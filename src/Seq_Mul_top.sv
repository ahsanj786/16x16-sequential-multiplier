==> flow/design.v <==
module controller(clk,rst,ready,start,clear,count_comp,Qo_Q1,mux_sel_Mul,mux_sel_Shift);
input logic clk,rst,start,count_comp;
input logic [1:0] Qo_Q1;
output logic ready,mux_sel_Mul,clear;
output logic [1:0] mux_sel_Shift;
parameter S0 = 1'b0, S1 = 1'b1;
logic state,n_state;
always @(posedge clk or negedge rst) 
    begin
        if (!rst) 
        begin
            state <= S0;
        end 
        else 
        begin
            state <= n_state;
        end
    end
always @(*) 
    begin
        case (state) 
            S0 : begin
                if (!start)begin
                    clear   = 1'b1;
                    ready   = 1'b0;
                mux_sel_Mul = 1'bx;
              mux_sel_Shift = 2'bx;
                    n_state = S0;
                end
                else begin
                    clear   = 1'b0;
                    ready   = 1'b0;
                mux_sel_Mul = 1'b0;
              mux_sel_Shift = 2'bx;
                    n_state = S1;
                end   
            end
            S1 : begin
                if ( count_comp == 1'b1)begin
                    clear   = 1'b1;
                    ready   = 1'b1;
                mux_sel_Mul = 1'bx;
                    n_state = S0;
                     case (Qo_Q1)
                    2'b01 : mux_sel_Shift = 2'b01 ;
                    2'b10 : mux_sel_Shift = 2'b10;
                    2'b00 : mux_sel_Shift = 2'b00;
                    2'b11 : mux_sel_Shift = 2'b11;
                    endcase
                end
                else begin
                    clear   = 1'b0;
                    ready   = 1'b0;
                mux_sel_Mul = 1'b1;
                    n_state = S1;
                    case (Qo_Q1)
                    2'b01 : mux_sel_Shift = 2'b01 ;
                    2'b10 : mux_sel_Shift = 2'b10;
                    2'b00 : mux_sel_Shift = 2'b00;
                    2'b11 : mux_sel_Shift = 2'b11;
                    endcase
                end
            end   
        endcase
    end
endmodule
module Datapath(Multiplicand,Multiplier,clk,rst,Product,Qo_Q1,mux_sel_Mul,mux_sel_Shift,clear,count_comp);
input logic [15:0] Multiplicand,Multiplier;  
input logic clk,rst,mux_sel_Mul,clear;
input logic [1:0] mux_sel_Shift;
output logic count_comp;
output logic [1:0] Qo_Q1;
output logic [31:0] Product;
logic [31:0] shifted,combined;
logic [15:0] M,A,Q,Q_in,A_in,mux_out;
logic [4:0] counter;
logic Q1,Q1_in;
assign Q_in = ( ~mux_sel_Mul)? Multiplier:shifted[15:0];
assign Q1_in = combined[0];
assign A_in = ( ~mux_sel_Mul)? 0 :shifted[31:16];
always@( posedge clk or negedge rst) begin
    if (!rst)
    begin
        M <= 0;
        A <= 0;
        Q <= 0;
        Q1<= 0;
   counter<= 0;
    end
    else if ( clear == 1'b1)
    begin
        M <= 0;
        A <= 0;
        Q <= 0; 
        Q1<= 0;
   counter<= 0;
    end
    else 
    begin
        M <= Multiplicand;
        A <= A_in;
        Q <= Q_in;
        Q1<= Q1_in;
   counter<= counter + 1; 
    end    
end
assign Qo_Q1 = { Q[0],Q1 };
always@(*)
begin
    case (mux_sel_Shift)
         2'b01 : mux_out = A + M;
         2'b10 : mux_out = A - M;
        default: mux_out = A; 
    endcase 
end
assign combined = { mux_out,Q};
assign shifted = {combined[31],combined[31:1]};
assign count_comp = ( counter == 16 ) ? 1:0;
  assign  Product = shifted;
endmodule
module Seq_Mul_top(Multiplicand,Multiplier,clk,rst,start,ready,Product);
input logic [15:0] Multiplicand,Multiplier;
input logic clk,rst,start;
output logic ready;
output logic [31:0] Product;
logic mux_sel_Mul,clear,count_comp;
logic [1:0] Qo_Q1;
logic [1:0] mux_sel_Shift;
Datapath DP(.Multiplicand(Multiplicand),
            .Multiplier(Multiplier),
            .clk(clk),
            .rst(rst),
            .Product(Product),
            .Qo_Q1(Qo_Q1),
            .mux_sel_Mul(mux_sel_Mul),
            .mux_sel_Shift(mux_sel_Shift),
            .clear(clear),
            .count_comp(count_comp));
controller   CU(.clk(clk),
                .rst(rst),
                .ready(ready),
                .start(start),
                .clear(clear),
                .count_comp(count_comp),
                .Qo_Q1(Qo_Q1),
                .mux_sel_Mul(mux_sel_Mul),
                .mux_sel_Shift(mux_sel_Shift));
endmodule
Tool chain data of Seq_Mul_top
The steps from the RTL of Seq_Mul_top to its reports follow in flow order.
Lines are those of the file above, counted from 1.
Cell names lack the library's common part.
Not given: -
Inputs
  top module: Seq_Mul_top
  clock: clk
  library: sky130hd
  corner: tt_025C_1v80

After elaboration
Yosys after proc, flatten, opt, wreduce and memory -nomap, before mapping. Enables and synchronous resets that opt folds into registers are not counted as muxes. Memory bits, and registers merged into a memory's read port (data or address), are not among the register bits. Print and check cells are not counted. Equal cells are merged and count once.
Storage and ports
  register bits: 55
  bits of input ports: 35
  output and inout bits: 33
  cells after elaboration: 38
Operators by class
  $add $sub $neg: 3
  equality and inequality tests: 6
  multiplexer cells: 21
  bitwise operators: 1
  reductions and logical operators: 1
Operators with widths (count)
  2-to-1 mux 16 bit: 5
  case mux 16 bit (select 2 bit): 1
  adder 16 bit: 1
  subtractor 16 bit: 1
  case mux 2 bit (select 4 bit): 1
  case mux 1 bit (select 2 bit): 4
  2-to-1 mux 1 bit: 8
  == test 2 bit with constant B: 3
  adder 5 x 1 -> 5 bit with constant B: 1
  == test 5 bit with constant B: 1
  2-to-1 mux 5 bit: 1
  == test 2 x 1 -> 1 bit with constant B: 2
  logical NOT 2 bit: 1
  2-to-1 mux 2 bit: 1
  NOT 1 bit: 1

Longest topological paths
Depth = most cells in a row (Yosys ltp): at word level without a register or memory, in the mapped netlist without a sequential cell, where the memories' decode and read muxes count.
Logic depth
  depth in word-level cells: 7
  ABC_AREA: 1
  gate-level depth with buffers: 24
  mapped depth without buffers: 23

Netlist
Yosys stat after the flow's synthesis: flattened, memories mapped to cells. It holds for the ABC_AREA given above (unset counts as 0); a run with the other value may have another netlist.
Mapped netlist
  cells in the netlist: 464
  chip area (Yosys): 3478.3 sq um
  mapped flip-flops: 54
  buffer cells: 13
Cells by type
  dfrtp_1: count 54, area in all 1.35E+03 sq um
  nand2_1: count 105, area in all 394.128 sq um
  inv_1: count 77, area in all 289.027 sq um
  ha_1: count 19, area in all 237.728 sq um
  nor2_1: count 63, area in all 236.477 sq um
  a21oi_1: count 28, area in all 140.134 sq um
  xor2_1: count 13, area in all 113.859 sq um
  nand3_1: count 20, area in all 100.096 sq um
  nand2_2: count 10, area in all 62.56 sq um
  a21oi_2: count 6, area in all 52.55 sq um
  o21ai_0: count 10, area in all 50.048 sq um
  xnor2_1: count 5, area in all 43.792 sq um
  nand3_2: count 4, area in all 40.038 sq um
  o21ai_1: count 6, area in all 30.029 sq um
  buf_6: count 2, area in all 22.522 sq um
  buf_2: count 4, area in all 20.019 sq um
  fa_1: count 1, area in all 20.019 sq um
  nor3_2: count 2, area in all 20.019 sq um
Not listed: further types 24, cells in them 35.

Path before layout
OpenSTA on the mapped netlist: ideal clock, no wires. The path of least setup slack (recovery checks aside). Input and output delay are each 20% of the period. Register names are those of the netlist, which keeps one name where synthesis merged equal registers.
Path after synthesis
  kind: flip-flop to output port
  start: reg DP.Q1
  end: out (no name shown)
  period: 6.72 ns
  external output delay: 1.344 ns
  time at the first pin: 0.000 ns
  data arrival time: 2.579 ns
  data required time: 5.376 ns
  slack: 2.797 ns
  path delay: 2.579 ns
  driving pins on the path: 19
  buffers on the path: 2
  synthesis period reached: 3.923 ns
"path delay" is the arrival time less input delay plus setup time.
A path that ends at an output port has no setup time.
"driving pins on the path": output pins that drive a net of the path, with the launching flip-flop's if there is one; two outputs of one cell count as two.
"synthesis period reached" is the clock period less the worst setup slack; recovery checks do not enter. This is arithmetic on one report: input and output delays are still those of the set period (20% each).
Between the ends stands the longest chain of elaborated cells between them, by number of cells; it is not shown to be the way that was timed. Of several equally long chains one is given.
A line is the first line of the expression or statement that the cell stems from. Yosys adds cells for indexed reads and writes and turns some case tables into memories.
A register here has more assigning lines than the two given.
Between the ends, after synthesis
  path through: dfrtp_1 inv_1 ha_1 clkbuf_8 clkinv_1 nand2_1 o21ai_0 xor2_1 inv_1 ha_1 nand2_1 inv_1 a21oi_2 nand2_4 a21oi_1 nand2_2 nand4_1 nand2_1 buf_4
  cells in the longest elaborated chain: 5
  elaborated cells between the ends (all ways): 9
  those cells by class: eq/ne: 5; mux: 3; reduce/logical: 1
RTL lines, path after synthesis
  start, declared: line 77  | logic Q1,Q1_in;
  start, assigned: line 87  | Q1<= 0;
  start, assigned: line 103  | Q1<= Q1_in;
  == test 2 bit: line 44  | case (Qo_Q1)
  case mux 2 bit (select 4 bit): line 44
  2-to-1 mux 2 bit: line 21  | case (state)
  == test 2 bit: line 110  | case (mux_sel_Shift)
  case mux 16 bit (select 2 bit): line 110
  end, declared: line 125

Timing after layout
Path of least setup slack in the final report of run 1 (OpenROAD, finished layout, wires in). Where an end is a register, its clock arrival counts in the times.
Path after layout
  kind: flip-flop to output port
  start: reg DP.M[0]
  end: out (no name shown)
  period: 2.94 ns
  external output delay: 0.59 ns
  time at the first pin: 0.30 ns
  data arrival time: 3.08 ns
  data required time: 2.35 ns
  slack: -0.72 ns
  driving pins on the path: 22
  buffers on the path: 5
Between the ends stands the longest chain of elaborated cells between them, by number of cells; it is not shown to be the way that was timed. Of several equally long chains one is given.
A register here has more assigning lines than the two given.
Between the ends, after layout
  path through: dfrtp_1 inv_2 ha_4 inv_2 nor2_2 inv_2 buf_12 buf_6 o21ai_2 xnor2_1 inv_1 ha_4 nand2_2 nand2_4 buf_6 a21oi_4 buf_12 o21bai_4 or2_0 nand3_1 nand2_2 buf_6
  cells in the longest elaborated chain: 2
  elaborated cells between the ends (all ways): 3
  source lines of those cells: 3
  those cells by class: add/sub: 2; mux: 1
RTL lines, path after layout
  start, declared: line 75  | logic [15:0] M,A,Q,Q_in,A_in,mux_out;
  start, assigned: line 84  | M <= 0;
  start, assigned: line 100  | M <= Multiplicand;
  subtractor 16 bit: line 112  | 2'b10 : mux_out = A - M;
  case mux 16 bit (select 2 bit): line 110  | case (mux_sel_Shift)
  end, declared: line 125

Stored flow runs of Seq_Mul_top (2 of them; Yosys, OpenROAD, sky130hd). They differ in their settings and are not a sequence. Constraints: input delay and output delay 20% of the set period each, output load 0.01 pF.
"finish__power__total" rests on the timing tool's default activity at the inputs, not on a simulated workload.

Flow files of run 1
==> flow/run.sh <==
#!/bin/bash
# the make line also repeats the synthesis and layout settings of config.mk as NAME=value (left out here)
make -C /OpenROAD-flow-scripts/flow DESIGN_CONFIG=/design/flow/config.mk WORK_HOME=/design/flow/orfs CLKGATE_MAP_FILE= finish
==> flow/config.mk <==
export PLATFORM = sky130hd
export DESIGN_NAME = Seq_Mul_top
export DESIGN_NICKNAME = Seq_Mul_top
export VERILOG_FILES = /design/flow/design.v
export SDC_FILE = /design/flow/constraint.sdc
export NUM_CORES = 4
export LEC_CHECK = 0
export ABC_AREA = 1
export CAP_MARGIN = 35
export CORE_ASPECT_RATIO = 0.74
export CORE_MARGIN = 2
export CORE_UTILIZATION = 18
export MAX_ROUTING_LAYER = met4
export PLACE_DENSITY = 0.38
export SLEW_MARGIN = 30
==> flow/constraint.sdc <==
create_clock -name core_clock -period 2.94 [get_ports {clk}]
set_input_delay 0.5880 -clock core_clock [delete_from_list [all_inputs] [get_ports {clk}]]
set_output_delay 0.5880 -clock core_clock [all_outputs]
set_load 0.01 [all_outputs]

report of run 1
yosys chip area after synthesis (um^2): 3478.3
finish__design__die__area: 20464.2
finish__design__instance__area__stdcell: 5818.1
finish__timing__setup__ws: -0.724
finish__timing__setup__tns: -8.454
finish__power__total: 8.618e-03

Flow files of run 2
==> flow/run.sh <==
#!/bin/bash
# the make line also repeats the synthesis and layout settings of config.mk as NAME=value (left out here)
make -C /OpenROAD-flow-scripts/flow DESIGN_CONFIG=/design/flow/config.mk WORK_HOME=/design/flow/orfs CLKGATE_MAP_FILE= finish
==> flow/config.mk <==
export PLATFORM = sky130hd
export DESIGN_NAME = Seq_Mul_top
export DESIGN_NICKNAME = Seq_Mul_top
export VERILOG_FILES = /design/flow/design.v
export SDC_FILE = /design/flow/constraint.sdc
export NUM_CORES = 4
export LEC_CHECK = 0
export CAP_MARGIN = 20
export CORE_MARGIN = 2
export CORE_UTILIZATION = 40
export SLEW_MARGIN = 20
==> flow/constraint.sdc <==
create_clock -name core_clock -period 6.19 [get_ports {clk}]
set_input_delay 1.2380 -clock core_clock [delete_from_list [all_inputs] [get_ports {clk}]]
set_output_delay 1.2380 -clock core_clock [all_outputs]
set_load 0.01 [all_outputs]

report of run 2
yosys chip area after synthesis (um^2): 3189.3
finish__design__die__area: 8704.0
finish__design__instance__area__stdcell: 4061.4
finish__timing__setup__ws: 0.518
finish__timing__setup__tns: 0.000
finish__power__total: 2.758e-03
